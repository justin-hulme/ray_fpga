==> flow/design.v <==
module vga_driver 
#(
    parameter H_SCREEN_RES = 800,
    parameter H_ACTIVE_RES = 700,
    parameter H_FP = 56,
    parameter H_SP = 120,
    parameter H_BP = 64,
    parameter V_SCREEN_RES = 600,
    parameter V_ACTIVE_RES = 500,
    parameter V_FP = 37,
    parameter V_SP = 6,
    parameter V_BP = 23,
    parameter LINE_WIDTH = 2,
)(
    input half_clk,
    input rst_n,
    output visible_area,
    output hsync,
    output vsync,
    output active_area,
    output is_ceiling,
    output reg [9:0] line_number,
    output [9:0] active_area_height
);
    localparam TOT_H_SIZE = H_SCREEN_RES + H_FP + H_SP + H_BP;
    localparam TOT_V_SIZE = V_SCREEN_RES + V_FP + V_SP + V_BP;
    localparam ACTIVE_AREA_H_START = (H_SCREEN_RES - H_ACTIVE_RES) / 2;
    localparam ACTIVE_AREA_H_END = ACTIVE_AREA_H_START + H_ACTIVE_RES;
    localparam ACTIVE_AREA_V_START = (V_SCREEN_RES - V_ACTIVE_RES) / 2;
    localparam ACTIVE_AREA_V_START = ACTIVE_AREA_H_START + V_ACTIVE_RES;
    localparam integer HALF_V_RES = V_SCREEN_RES / 2;
    reg [10:0] x_count = 0;
    reg [9:0] y_count = 0;
    reg [3:0] line_sub_count = 0;
    assign visible_area = 
        (x_count < H_SCREEN_RES) && 
        (y_count < V_SCREEN_RES);
    assign active_area = 
        (x_count >= ACTIVE_AREA_H_START) && 
        (x_count < ACTIVE_AREA_H_END) && 
        (y_count >= ACTIVE_AREA_H_START) && 
        (y_count < ACTIVE_AREA_H_START);
    assign is_ceiling = y_count <= HALF_V_RES;
    wire signed [10:0] y_centered;
    assign y_centered = $signed(y_count) - HALF_V_RES;
    wire [10:0] y_abs;
    assign y_abs = y_centered[10] ? -y_centered : y_centered;
    wire [10:0] y_clamped;
    assign y_clamped = y_abs >= HALF_V_RES ? 0 : HALF_V_RES - y_abs;
    assign active_area_height = active_area ? y_clamped : 0;
    always @(posedge half_clk, negedge rst_n) begin
        if (!rst_n) begin
            x_count <= 0;
            y_count <= 0;
            line_sub_count <= 0;
            line_number <= 0;
        end
        else begin
            if (x_count == TOT_H_SIZE - 1) begin
                x_count <= 0;
                if (y_count == TOT_V_SIZE - 1) begin
                    y_count <= 0;
                end
                else begin
                    y_count <= y_count + 1;
                end
            end
            else begin
                x_count <= x_count + 1;
            end
            if (active_area) begin
                if (line_sub_count > LINE_WIDTH) begin
                    line_sub_count <= 0;
                    line_number <= line_number + 1;
                end
                else begin
                    line_sub_count <= line_sub_count + 1;
                end
            end
            else begin
                line_sub_count <= 0;
                line_number <= 0;
            end
        end
    end
endmodule
# --- From RTL to reports: vga_driver ---
# The steps from the RTL of vga_driver to its reports follow in flow order.
# Line numbers count from 1 in the design file above.
# Operators carry their Yosys type and port widths (W data, S select, Z words).
design:
  design: "vga_driver"
  clk_port: "half_clk"
  lib: "sky130hd"
  pvt_corner: "tt_025C_1v80"

# --- Word level ---
# Yosys after proc, flatten, opt, wreduce and memory -nomap, before mapping. Memory bits, and registers merged into a memory's read port (data or address), are not among the register bits. Print and check cells are not counted. Equal cells are merged and count once.
bits:
  input_bits: 2
  memories: 0
  ramBits: 0
  romBits: 0
  reg_bits: 35
  clocked_rd_ports_x_width: 0
  elab_cells: 36
  latchBits: 0
  out_inout_bits: 25
classes:
  n_div: 0
  logic: 0
  cmp: 9
  equal: 3
  mux: 9
  multipliers: 0
  n_shift: 0
  n_reduce_logical: 4
  n_addsub: 7
ops:
  columns: ["cell", "count"]
  rows:
  - ["$mux W10", 5]
  - ["$lt A11 B10 Y1 const B", 2]
  - ["$mux W11", 2]
  - ["$add A10 B1 Y10 const B", 2]
  - ["$sub A10 B10 Y11 const B", 1]
  - ["$add A11 B1 Y11 const B", 1]
  - ["$eq A11 B11 Y1 const B", 1]
  - ["$ge A11 B6 Y1 const B", 1]
  - ["$ge A11 B9 Y1 const B", 1]
  - ["$neg A11 Y11", 1]
  - ["$lt A10 B10 Y1 const B", 1]
  - ["$eq A10 B10 Y1 const B", 1]
  - ["$ge A10 B6 Y1 const B", 1]
  - ["$lt A10 B6 Y1 const B", 1]
  - ["$le A10 B9 Y1 const B", 1]
  - ["$sub A9 B10 Y10 const A", 1]
  - ["$mux W4", 2]
  - ["$logic_and A1 B1 Y1", 4]
  - ["$add A4 B1 Y4 const B", 1]
  - ["$gt A4 B2 Y1 const B", 1]
  - ["$ne A2 B1 Y1 const B", 1]

# --- Logic depth ---
# Depth = most cells in a row (Yosys ltp): at word level without a register or memory, in the mapped netlist without a sequential cell, where the memories' decode and read muxes count.
depth:
  depth_word: 6
  abc_area: 1
  ltp_mapped: 13
  mapped_depth_nobuf: 13

# --- Mapped cells and area ---
# The flow's flattened synthesis, as Yosys stat reports it; memories are mapped. The netlist is that of the ABC_AREA named above (0 if unset); the other value can give another one.
# The area totals of this step are shown rounded.
synth_totals:
  stdcells: 298
  sequential_area_um2: 876
  buf_cells: 10
  yosys_area_um2: 2320
  flip_flops: 35
by_type:
  columns: ["type", "count", "area_total_um2"]
  rows:
  - ["sky130_fd_sc_hd__dfrtp_1", 35, 875.84]
  - ["sky130_fd_sc_hd__nand2_1", 48, 180.173]
  - ["sky130_fd_sc_hd__inv_1", 43, 161.405]
  - ["sky130_fd_sc_hd__nor2_1", 38, 142.637]
  - ["sky130_fd_sc_hd__ha_1", 11, 137.632]
  - ["sky130_fd_sc_hd__nand4_1", 14, 87.584]
  - ["sky130_fd_sc_hd__nand3_1", 15, 75.072]
  - ["sky130_fd_sc_hd__xor2_1", 7, 61.309]
  - ["sky130_fd_sc_hd__o21ai_0", 12, 60.058]
  - ["sky130_fd_sc_hd__a21oi_1", 11, 55.053]
  - ["sky130_fd_sc_hd__buf_4", 7, 52.55]
  - ["sky130_fd_sc_hd__nand2_2", 6, 37.536]
  - ["sky130_fd_sc_hd__nor3b_2", 3, 37.536]
  - ["sky130_fd_sc_hd__nand3_2", 3, 30.029]
  - ["sky130_fd_sc_hd__nor3_1", 6, 30.029]
  - ["sky130_fd_sc_hd__xnor2_1", 3, 26.275]
  - ["sky130_fd_sc_hd__buf_6", 2, 22.522]
  - ["sky130_fd_sc_hd__nand3_4", 1, 17.517]
# Not listed: further types 23, cells in them 33.

# --- Timing after synthesis ---
# Path of least setup slack by OpenSTA after synthesis, without wires, with an ideal clock, recovery checks aside; 20% of the period is set as input and as output delay. Where synthesis merged equal registers, the netlist keeps one of their names.
synth_path:
  path_kind: "register -> output"
  from: "register y_count[2]"
  to: "output port active_area_height[4]"
  stages: 8
  arrival_time_ps: 1757
  path_delay_ps: 1757
  n_path_buf: 1
  required_time_ps: 2008
  tclk_ps: 2510
  setup_slack_ps: 251
  t_first_pin_ps: 0
  out_delay_ps: 502
  period_less_setup_slack_ps: 2259
# "path_delay_ps" is the arrival time less input delay plus setup time.
# At an output port there is no setup time.
# "stages" counts driving pins, that of a launching flip-flop among them; a cell with two outputs on the path counts twice.
# "period_less_setup_slack_ps" is the clock period less the worst setup slack; recovery checks do not enter. This is arithmetic on one report: input and output delays are still those of the set period (20% each).
# Between the ends stands the longest chain of elaborated cells between them, by number of cells; it is not shown to be the way that was timed. Of several equally long chains one is given.
# A line is the first line of the expression or statement that the cell stems from. Yosys adds cells for indexed reads and writes and turns some case tables into memories.
# At most two assigning lines are given for a register; there are more.
synth_between:
  path_cell_list: "sky130_fd_sc_hd__dfrtp_1 -> sky130_fd_sc_hd__inv_1 -> sky130_fd_sc_hd__ha_1 -> sky130_fd_sc_hd__nand3b_1 -> sky130_fd_sc_hd__nor4_2 -> sky130_fd_sc_hd__nand3_2 -> sky130_fd_sc_hd__buf_6 -> sky130_fd_sc_hd__nor3b_1"
  elab_chain_cells: 6
  cone_cells: 11
  cone_lines: 7
  classes_between: "add/sub: 3; compare: 3; mux: 3; reduce/logical: 2"
synth_lines:
  columns: ["element", "line", "rtl"]
  rows:
  - ["start: declaration", 33, "reg [9:0] y_count = 0;"]
  - ["start: assignment", 54, "y_count <= 0;"]
  - ["start: assignment", 65, "y_count <= y_count + 1;"]
  - ["$sub A10 B10 Y11", 45, "assign y_centered = $signed(y_count) - HALF_V_RES;"]
  - ["$neg A11 Y11", 47, "assign y_abs = y_centered[10] ? -y_centered : y_centered;"]
  - ["$mux W11", 47, null]
  - ["$sub A9 B10 Y10", 49, "assign y_clamped = y_abs >= HALF_V_RES ? 0 : HALF_V_RES - y_abs;"]
  - ["$mux W10", 49, null]
  - ["$mux W10", 50, "assign active_area_height = active_area ? y_clamped : 0;"]
  - ["end: declaration", 23, "output [9:0] active_area_height"]

# --- Worst path after layout ---
# Path of least setup slack in the final report of stored run 1 (OpenROAD, finished layout, wires in). Where an end is a register, its clock arrival counts in the times.
# The path's times are printed in steps of 10 ps; the period is the one set.
layout_path:
  path_kind: "register -> output"
  from: "register y_count[8]"
  to: "output port active_area_height[4]"
  out_delay_ps: 650
  t_first_pin_ps: 290
  tclk_ps: 3240
  required_time_ps: 2590
  arrival_time_ps: 2580
  n_path_buf: 1
  setup_slack_ps: 20
  stages: 7
# Between the ends stands the longest chain of elaborated cells between them, by number of cells; it is not shown to be the way that was timed. Of several equally long chains one is given.
# At most two assigning lines are given for a register; there are more.
layout_between:
  path_cell_list: "sky130_fd_sc_hd__dfrtp_1 -> sky130_fd_sc_hd__inv_1 -> sky130_fd_sc_hd__nand4_1 -> sky130_fd_sc_hd__nor4_4 -> sky130_fd_sc_hd__nand3_2 -> sky130_fd_sc_hd__nor3b_1 -> sky130_fd_sc_hd__clkdlybuf4s50_1"
  elab_chain_cells: 6
  cone_cells: 11
  cone_lines: 7
  classes_between: "add/sub: 3; compare: 3; mux: 3; reduce/logical: 2"
layout_lines:
  columns: ["element", "line", "rtl"]
  rows:
  - ["start: declaration", 33, "reg [9:0] y_count = 0;"]
  - ["start: assignment", 54, "y_count <= 0;"]
  - ["start: assignment", 65, "y_count <= y_count + 1;"]
  - ["$sub A10 B10 Y11", 45, "assign y_centered = $signed(y_count) - HALF_V_RES;"]
  - ["$neg A11 Y11", 47, "assign y_abs = y_centered[10] ? -y_centered : y_centered;"]
  - ["$mux W11", 47, null]
  - ["$ge A11 B9 Y1", 49, "assign y_clamped = y_abs >= HALF_V_RES ? 0 : HALF_V_RES - y_abs;"]
  - ["$mux W10", 49, null]
  - ["$mux W10", 50, "assign active_area_height = active_area ? y_clamped : 0;"]
  - ["end: declaration", 23, "output [9:0] active_area_height"]

# Measured data: module vga_driver, platform sky130hd, 2 stored runs of the flow under differing settings, order arbitrary. Input and output delays are each 20% of the period that was set; the output load is 0.01 pF.
# By "worst_path_allowed_less_slack_ps" is meant the share of the clock period that the worst setup path is allowed (20% is reserved at inputs, 20% at outputs), minus its slack. Clock arrival times at its registers enter into it.
# "final_power_mw": no workload was simulated; the value follows from the tool's default switching activity.
# "worst_path_allowed_less_slack_ps" is known to 10 ps.
# Measured values are rounded.
runs:
  - name: "stored run 1"
    settings:
      period_ns: 3.24
      CORE_UTILIZATION: 50
      PLACE_DENSITY_LB_ADDON: 0.22
      HOLD_SLACK_MARGIN: 0.02
      CORE_ASPECT_RATIO: 1.43
      TNS_END_PERCENT: 85
      ABC_AREA: 1
      CTS_CLUSTER_DIAMETER: 123
      MIN_ROUTING_LAYER: "met2"
      MAX_ROUTING_LAYER: "met4"
      CAP_MARGIN: 20
      CORE_MARGIN: 2
      SLEW_MARGIN: 20
    results:
      design.die.area_um2: 5220
      fin_tns_ps: 0
      yosys.chip_area_um2: 2320
      final_power_mw: 0.863
      final_setup_ws_ps: 16
      final_cell_area_um2: 2770
      fin_util_frac: 0.62
      worst_path_allowed_less_slack_ps: 2580
      path_kind: "register -> output"
      worst_hold_slack_ps: 458
  - name: "stored run 2"
    settings:
      period_ns: 2.94
      CORE_UTILIZATION: 63
      SETUP_SLACK_MARGIN: 0.57
      PLACE_DENSITY_LB_ADDON: 0.12
      CELL_PAD_IN_SITES_DETAIL_PLACEMENT: 0
      ABC_AREA: 1
      CTS_CLUSTER_SIZE: 10
      SLEW_MARGIN: 0
      CAP_MARGIN: 20
      CORE_MARGIN: 2
    results:
      design.die.area_um2: 4190
      fin_tns_ps: 0
      yosys.chip_area_um2: 2320
      final_power_mw: 0.968
      final_setup_ws_ps: 271
      final_cell_area_um2: 2870
      fin_util_frac: 0.796
      worst_path_allowed_less_slack_ps: 2080
      path_kind: "register -> output"
      worst_hold_slack_ps: 478
